==> flow/design.v <==
`timescale 1ns / 1ps
module uart_RX #(parameter CLKS_PER_BIT = 10416)
               (
                input       i_CLK, i_SERIAL,
                output      o_DV,
                output[7:0] o_BYTE
               );
parameter s_IDLE    = 2'b00;
parameter s_START   = 2'b01;
parameter s_DATA    = 2'b10;
parameter s_END     = 2'b11;
reg r_DATA_R        = 1'b1;
reg r_DATA          = 1'b1;
reg [13:0]  r_CLK   = 0;
reg [2:0]   r_INDEX = 0;
reg [7:0]   r_BYTE  = 0;
reg         r_DV    = 0;
reg [1:0]   r_MAIN  = 0;
assign o_DV     = r_DV;
assign o_BYTE   = r_BYTE;
always @ (posedge i_CLK) begin
    r_DATA_R <= i_SERIAL;
    r_DATA   <= r_DATA_R;     
end
always @ (posedge i_CLK) begin
    case (r_MAIN)
        s_IDLE: begin 
            r_DV    <= 1'b0;
            r_CLK   <= 0;
            r_INDEX <= 0;
            if (r_DATA == 1'b0)
                r_MAIN <= s_START;
            else
                r_MAIN <= s_IDLE;
        end
        s_START: begin
            if (r_CLK == (CLKS_PER_BIT-1)/2)
                if (r_DATA == 1'b0) begin
                    r_CLK   <= 0;
                    r_MAIN  <= s_DATA;
                end
                else 
                    r_MAIN  <= s_IDLE;
            else begin
                r_CLK   <= r_CLK + 1;
                r_MAIN  <= s_START;
            end
        end
        s_DATA: begin
            if (r_CLK < CLKS_PER_BIT -1) begin 
                r_CLK   <= r_CLK + 1;
                r_MAIN  <= s_DATA;
            end
            else begin
                r_CLK <= 0;
                r_BYTE[r_INDEX] <= r_DATA;
                if (r_INDEX < 7) begin
                    r_INDEX <= r_INDEX + 1;
                    r_MAIN <= s_DATA;
                end 
                else begin 
                    r_INDEX <= 0;
                    r_MAIN  <= s_END;
                end
            end
        end
        s_END: begin
            if (r_CLK < CLKS_PER_BIT - 1) begin
                r_CLK   <= r_CLK + 1;
                r_MAIN  <= s_END;
            end
            else begin
                r_DV    <= 1'b1;
                r_CLK   <= 0;
                r_MAIN  <= s_IDLE;
            end       
        end
        default:
            r_MAIN <= s_IDLE;
    endcase   
end
endmodule
`timescale 1ns / 1ps
module uart_TOP(
                input clk,
                input RsRx,
                output RsTx
                );
wire        data_VALID;
wire [7:0]  byte_MSG;                
uart_RX ux00 (.i_CLK(clk), .i_SERIAL(RsRx), .o_DV(data_VALID), .o_BYTE(byte_MSG));
uart_TX ux01 (.i_CLK(clk), .i_DV(data_VALID), .i_BYTE(byte_MSG), .o_SERIAL(RsTx));
endmodule
`timescale 1ns / 1ps
module uart_TX #(parameter CLKS_PER_BIT = 10416)
                (
                 input          i_CLK, i_DV,
                 input [7:0]    i_BYTE,
                 output reg     o_SERIAL
                );
parameter s_IDLE    = 2'b00;
parameter s_START   = 2'b01;
parameter s_DATA    = 2'b10;
parameter s_END     = 2'b11;
reg [13:0]  t_CLK   = 0;
reg [2:0]   t_INDEX = 0;
reg [7:0]   t_BYTE  = 0;
reg [1:0]   t_MAIN  = 0;
always @ (posedge i_CLK)
    case(t_MAIN)
        s_IDLE: begin
            o_SERIAL <= 1'b1;
            if (i_DV == 0) 
                t_MAIN <= s_IDLE;
            else begin
                t_CLK <= 0;
                t_BYTE <= i_BYTE;
                t_MAIN <= s_START;
            end
        end
        s_START: begin
            o_SERIAL <= 1'b0;
            if (t_CLK < CLKS_PER_BIT-1) begin
                t_CLK <= t_CLK + 1;
                t_MAIN <= s_START;
            end
            else begin
                t_CLK <= 0;
                t_MAIN <= s_DATA;
            end
        end
        s_DATA: begin
            o_SERIAL <= t_BYTE[t_INDEX];
            if (t_CLK < CLKS_PER_BIT-1) begin
                t_CLK <= t_CLK + 1;
                t_MAIN <= s_DATA;
            end
            else begin
                t_CLK <= 0;
                if (t_INDEX < 7) begin
                    t_INDEX <= t_INDEX + 1;
                    t_MAIN <= s_DATA;
                end
                else begin
                    t_INDEX <= 0;
                    t_MAIN <= s_END;
                end              
            end
        end
        s_END: begin
            o_SERIAL <= 1'b1;
            if (t_CLK < CLKS_PER_BIT-1) begin
                t_CLK <= t_CLK + 1;
                t_MAIN <= s_END;
            end
            else begin
                t_CLK <= 0;
                if (i_DV == 0)
                    t_MAIN <= s_IDLE;
                else begin 
                    t_BYTE <= i_BYTE;
                    t_MAIN <= s_START;
                end
            end
        end
        default:
            t_MAIN <= s_IDLE;
    endcase               
endmodule
## From RTL to reports: uart_TOP

What the tools print for uart_TOP, step after step.
Lines are those of the file above, counted from 1.
Operators: Yosys type, input widths -> output width; for muxes data width and select width s.
The mark - stands for no value.

| design | value |
|---|---|
| top | uart_TOP |
| clock port | clk |
| library | sky130hd |
| corner | tt_025C_1v80 |

## Word-level counts

Source: Yosys, flattened and elaborated, memories not mapped. Widths are those after wreduce. Registers that Yosys merges into a memory's read port (data or address) are not register bits. Print and check cells do not count.

| cells by class | value |
|---|---|
| add/subtract/negate cells | 5 |
| shift operators | 3 |
| muxes and demuxes | 31 |
| order comparisons | 4 |
| reductions and logical operators | 18 |
| bitwise logic cells | 5 |
| equal/unequal tests | 12 |

Operator list:

| kind | count |
|---|---|
| $mux 14 | 5 |
| $pmux 14 s3 | 1 |
| $mux 8 | 4 |
| $add 14x1->14 const B | 2 |
| $lt 14x14->1 const B | 2 |
| $pmux 14 s2 | 1 |
| $pmux 8 s2 | 1 |
| $pmux 2 s4 | 2 |
| $eq 14x13->1 const B | 1 |
| $reduce_and 2->1 | 7 |
| $mux 2 | 7 |
| $shift 1x4->8 | 1 |
| $shift 1x4->8 const A | 1 |
| $eq 2x2->1 const B | 4 |
| $ne 2x2->1 const B | 4 |
| $reduce_bool 4->1 | 2 |
| $shiftx 8x3->1 | 1 |
| $and 8x8->8 | 1 |
| $or 8x8->8 | 1 |
| $not 8->8 | 1 |
| $reduce_bool 2->1 | 3 |
| $add 3x1->3 const B | 2 |
| $lt 3x3->1 const B | 2 |
| $reduce_or 3->1 | 2 |
| $pmux 3 s2 | 1 |
| $mux 3 | 2 |
| $mux 1 | 5 |
| $eq 2x1->1 const B | 2 |

Other operator kinds: 7; their cells: 10.

| bit counts | value |
|---|---|
| flip-flop bits (word level) | 58 |
| cells after elaboration | 90 |
| output and inout bits | 1 |

## Depth

Longest topological path by Yosys (ltp), each cell counted once; first at word level (registers and memories cut), then after technology mapping (sequential cells cut; the memories' decode and read muxes count).

| logic depth | value |
|---|---|
| word-level depth | 7 |
| ABC_AREA | 0 |
| gate-level depth with buffers | 7 |
| gate-level depth less buffers | 6 |

## Netlist

Yosys stat after the flow's synthesis: flattened, memories mapped to cells. It holds for the ABC_AREA given above (unset counts as 0); a run with the other value may have another netlist.
Totals and module areas in this step are rounded.

Cells by type:

| type | count |
|---|---|
| sky130_fd_sc_hd__edfxtp_1 | 51 |
| sky130_fd_sc_hd__ha_1 | 12 |
| sky130_fd_sc_hd__dfxtp_1 | 7 |
| sky130_fd_sc_hd__xnor2_1 | 16 |
| sky130_fd_sc_hd__nor2_1 | 26 |
| sky130_fd_sc_hd__a21oi_1 | 19 |
| sky130_fd_sc_hd__nand2_1 | 21 |
| sky130_fd_sc_hd__nand3_1 | 15 |
| sky130_fd_sc_hd__xor2_1 | 8 |
| sky130_fd_sc_hd__inv_1 | 17 |
| sky130_fd_sc_hd__mux4_2 | 2 |
| sky130_fd_sc_hd__o21ai_0 | 9 |
| sky130_fd_sc_hd__nor3_1 | 7 |
| sky130_fd_sc_hd__nand4_1 | 5 |
| sky130_fd_sc_hd__nor4_1 | 5 |
| sky130_fd_sc_hd__o211ai_1 | 4 |
| sky130_fd_sc_hd__or3_1 | 4 |
| sky130_fd_sc_hd__a211oi_1 | 3 |

Other cell types: 32; their cells: 46.

| synthesis totals | value |
|---|---|
| mapped flip-flops | 58 |
| cell count | 277 |
| buffers | 7 |
| mapped area | 0.00306 mm^2 |

By module: a second synthesis without flattening, with its own total; a netlist apart from the flattened one above.

| unflattened totals | value |
|---|---|
| cells (unflattened synthesis) | 268 |
| area (unflattened synthesis) | 0.00308 mm^2 |

Each row is one instance without its submodules.

By module:

| module | cells | instances | area (mm^2) |
|---|---|---|---|
| uart_RX | 148 | 1 | 0.00163 |
| uart_TX | 120 | 1 | 0.00145 |
| uart_TOP | 0 | 1 | 0 |

## Worst setup path after synthesis

OpenSTA on the mapped netlist: ideal clock, no wires. The path of least setup slack (recovery checks aside). Input and output delay are each 20% of the period. Register names are those of the netlist, which keeps one name where synthesis merged equal registers.

| timing post-synthesis | value |
|---|---|
| path kind | reg2reg |
| from | register ux01.t_CLK[0] |
| to | register ux01.t_BYTE[0] |
| data required time | 2724 ps |
| launch time at the first pin | 0 ps |
| path buffers | 0 |
| setup slack | 625 ps |
| stages | 6 |
| clock period | 3110 ps |
| arrival time | 2099 ps |
| delay of the path | 2485 ps |
| period reached after synthesis | 2485 ps |

"delay of the path" is the arrival time less input delay plus setup time.
"stages": output pins that drive a net of the path, with the launching flip-flop's if there is one; two outputs of one cell count as two.
"period reached after synthesis" is the clock period less the worst setup slack; recovery checks do not enter. This is arithmetic on one report: input and output delays are still those of the set period (20% each).
The rows between start and end are the longest chain of elaborated cells between them; the timing report does not say that the signal goes this way. Where chains are equally long, one stands for them.
A line is the first line of the expression or statement that the cell stems from. Yosys adds cells for indexed reads and writes and turns some case tables into memories.
A register here has more assigning lines than the two given.
Only ways into the end's enable, where the timed path ends, are counted here.

| on the way, post-synthesis | value |
|---|---|
| cell sequence | sky130_fd_sc_hd__edfxtp_1 > sky130_fd_sc_hd__ha_1 > sky130_fd_sc_hd__nand3_1 > sky130_fd_sc_hd__a2111oi_2 > sky130_fd_sc_hd__nor2_1 > sky130_fd_sc_hd__a211oi_1 |
| cells in the longest elaborated chain | 3 |
| elaborated cells between the ends (all ways) | 3 |
| classes of those cells | 1 x compare; 1 x eq/ne; 1 x reduce/logical |

RTL lines, path post-synthesis:

| item | line | text |
|---|---|---|
| start, declared | 105 | `reg [13:0]  t_CLK   = 0;` |
| start, assigned | 124 | `t_CLK <= t_CLK + 1;` |
| start, assigned | 135 | `t_CLK <= t_CLK + 1;` |
| $lt 14x14->1 | 152 | `if (t_CLK < CLKS_PER_BIT-1) begin` |
| $ne 2x2->1 | - |  |
| $reduce_and 2->1 | - |  |
| end, assigned | 117 | `t_BYTE <= i_BYTE;` |
| end, assigned | 161 | `t_BYTE <= i_BYTE;` |
| end, declared | 107 | `reg [7:0]   t_BYTE  = 0;` |

## Timing after layout

Path of least setup slack in the final report of flow run A (OpenROAD, finished layout, wires in). Where an end is a register, its clock arrival counts in the times.
The report prints the path's times to 10 ps; the period is as set.

| timing post-layout | value |
|---|---|
| path kind | reg2reg |
| from | register ux00.r_CLK[7] |
| to | register ux00.r_CLK[6] |
| setup slack | -510 ps |
| stages | 4 |
| path buffers | 0 |
| launch time at the first pin | 340 ps |
| data required time | 1730 ps |
| clock period | 1650 ps |
| arrival time | 2240 ps |

The rows between start and end are the longest chain of elaborated cells between them; the timing report does not say that the signal goes this way. Where chains are equally long, one stands for them.
A register here has more assigning lines than the two given.
Only ways into the end's enable, where the timed path ends, are counted here.

| on the way, post-layout | value |
|---|---|
| cell sequence | sky130_fd_sc_hd__edfxtp_1 > sky130_fd_sc_hd__or4b_4 > sky130_fd_sc_hd__or4_4 > sky130_fd_sc_hd__or3_4 |
| cells in the longest elaborated chain | 3 |
| elaborated cells between the ends (all ways) | 3 |
| source lines of those cells | 1 |
| classes of those cells | 2 x eq/ne; 1 x reduce/logical |

RTL lines, path post-layout:

| item | line | text |
|---|---|---|
| start, declared | 14 | `reg [13:0]  r_CLK   = 0;` |
| start, assigned | 45 | `r_CLK   <= r_CLK + 1;` |
| start, assigned | 51 | `r_CLK   <= r_CLK + 1;` |
| $eq 14x13->1 | 37 | `if (r_CLK == (CLKS_PER_BIT-1)/2)` |
| $ne 3x3->1 | - |  |
| $reduce_and 2->1 | - |  |
| end, assigned | 45 |  |
| end, assigned | 51 |  |
| end, declared | 14 |  |

Subject: flow runs of uart_TOP

Hi,

Record of 2 stored runs of the RTL-to-layout flow on uart_TOP, platform sky130hd. The runs are unordered. Constraints: input delay and output delay 20% of the set period each, output load 0.01 pF.
"period achieved" means the clock period less the worst setup slack. The figure is calculated, with input and output delays left at 20% of the set period.
"time used up by the worst setup path": the worst setup path's part of the clock period (all of it between registers, 20% less for each end at a port) less its slack. A launch clock that arrives late makes it longer, a capture clock that arrives late makes it shorter.
By "total power of the final layout" is meant OpenSTA's value without simulated activity: inputs other than the clock are taken to toggle once in ten clock periods, and the tool carries that through the logic.
"time used up by the worst setup path" is known to 10 ps.
Results are given in rounded form.

#### Flow run A

| setting | value |
|---|---|
| period_ns | `1.65` |
| CORE_UTILIZATION | `42` |
| CORE_ASPECT_RATIO | `1.11` |
| CORE_MARGIN | `9` |
| ABC_AREA | `0` |
| GPL_ROUTABILITY_DRIVEN | `1` |
| SLEW_MARGIN | `0` |
| CAP_MARGIN | `20` |

| result | value |
|---|---|
| netlist area reported by Yosys | 0.00306 mm^2 |
| die area | 0.0107 mm^2 |
| standard-cell area of the final layout | 0.00421 mm^2 |
| post-layout utilization | 60.1 % |
| setup slack of the worst path | -513 ps |
| summed negative setup slack | -17100 ps |
| worst hold slack after layout | 331 ps |
| total power of the final layout | 0.00684 W |
| period achieved | 2163 ps |
| time used up by the worst setup path | 2160 ps |
| type of the worst setup path | reg2reg |

#### Flow run B

| setting | value |
|---|---|
| period_ns | `2.19` |
| CORE_UTILIZATION | `64` |
| SETUP_SLACK_MARGIN | `0.4` |
| PLACE_DENSITY | `0.71` |
| HOLD_SLACK_MARGIN | `0.03` |
| GPL_TIMING_DRIVEN | `0` |
| CAP_MARGIN | `40` |
| SLEW_MARGIN | `15` |
| MIN_ROUTING_LAYER | `met1` |
| CORE_MARGIN | `2` |

| result | value |
|---|---|
| netlist area reported by Yosys | 0.00306 mm^2 |
| die area | 0.00535 mm^2 |
| standard-cell area of the final layout | 0.00408 mm^2 |
| post-layout utilization | 87.5 % |
| setup slack of the worst path | -17 ps |
| summed negative setup slack | -227 ps |
| worst hold slack after layout | 329 ps |
| total power of the final layout | 0.00508 W |
| period achieved | 2207 ps |
| time used up by the worst setup path | 2210 ps |
| type of the worst setup path | reg2reg |

Regards
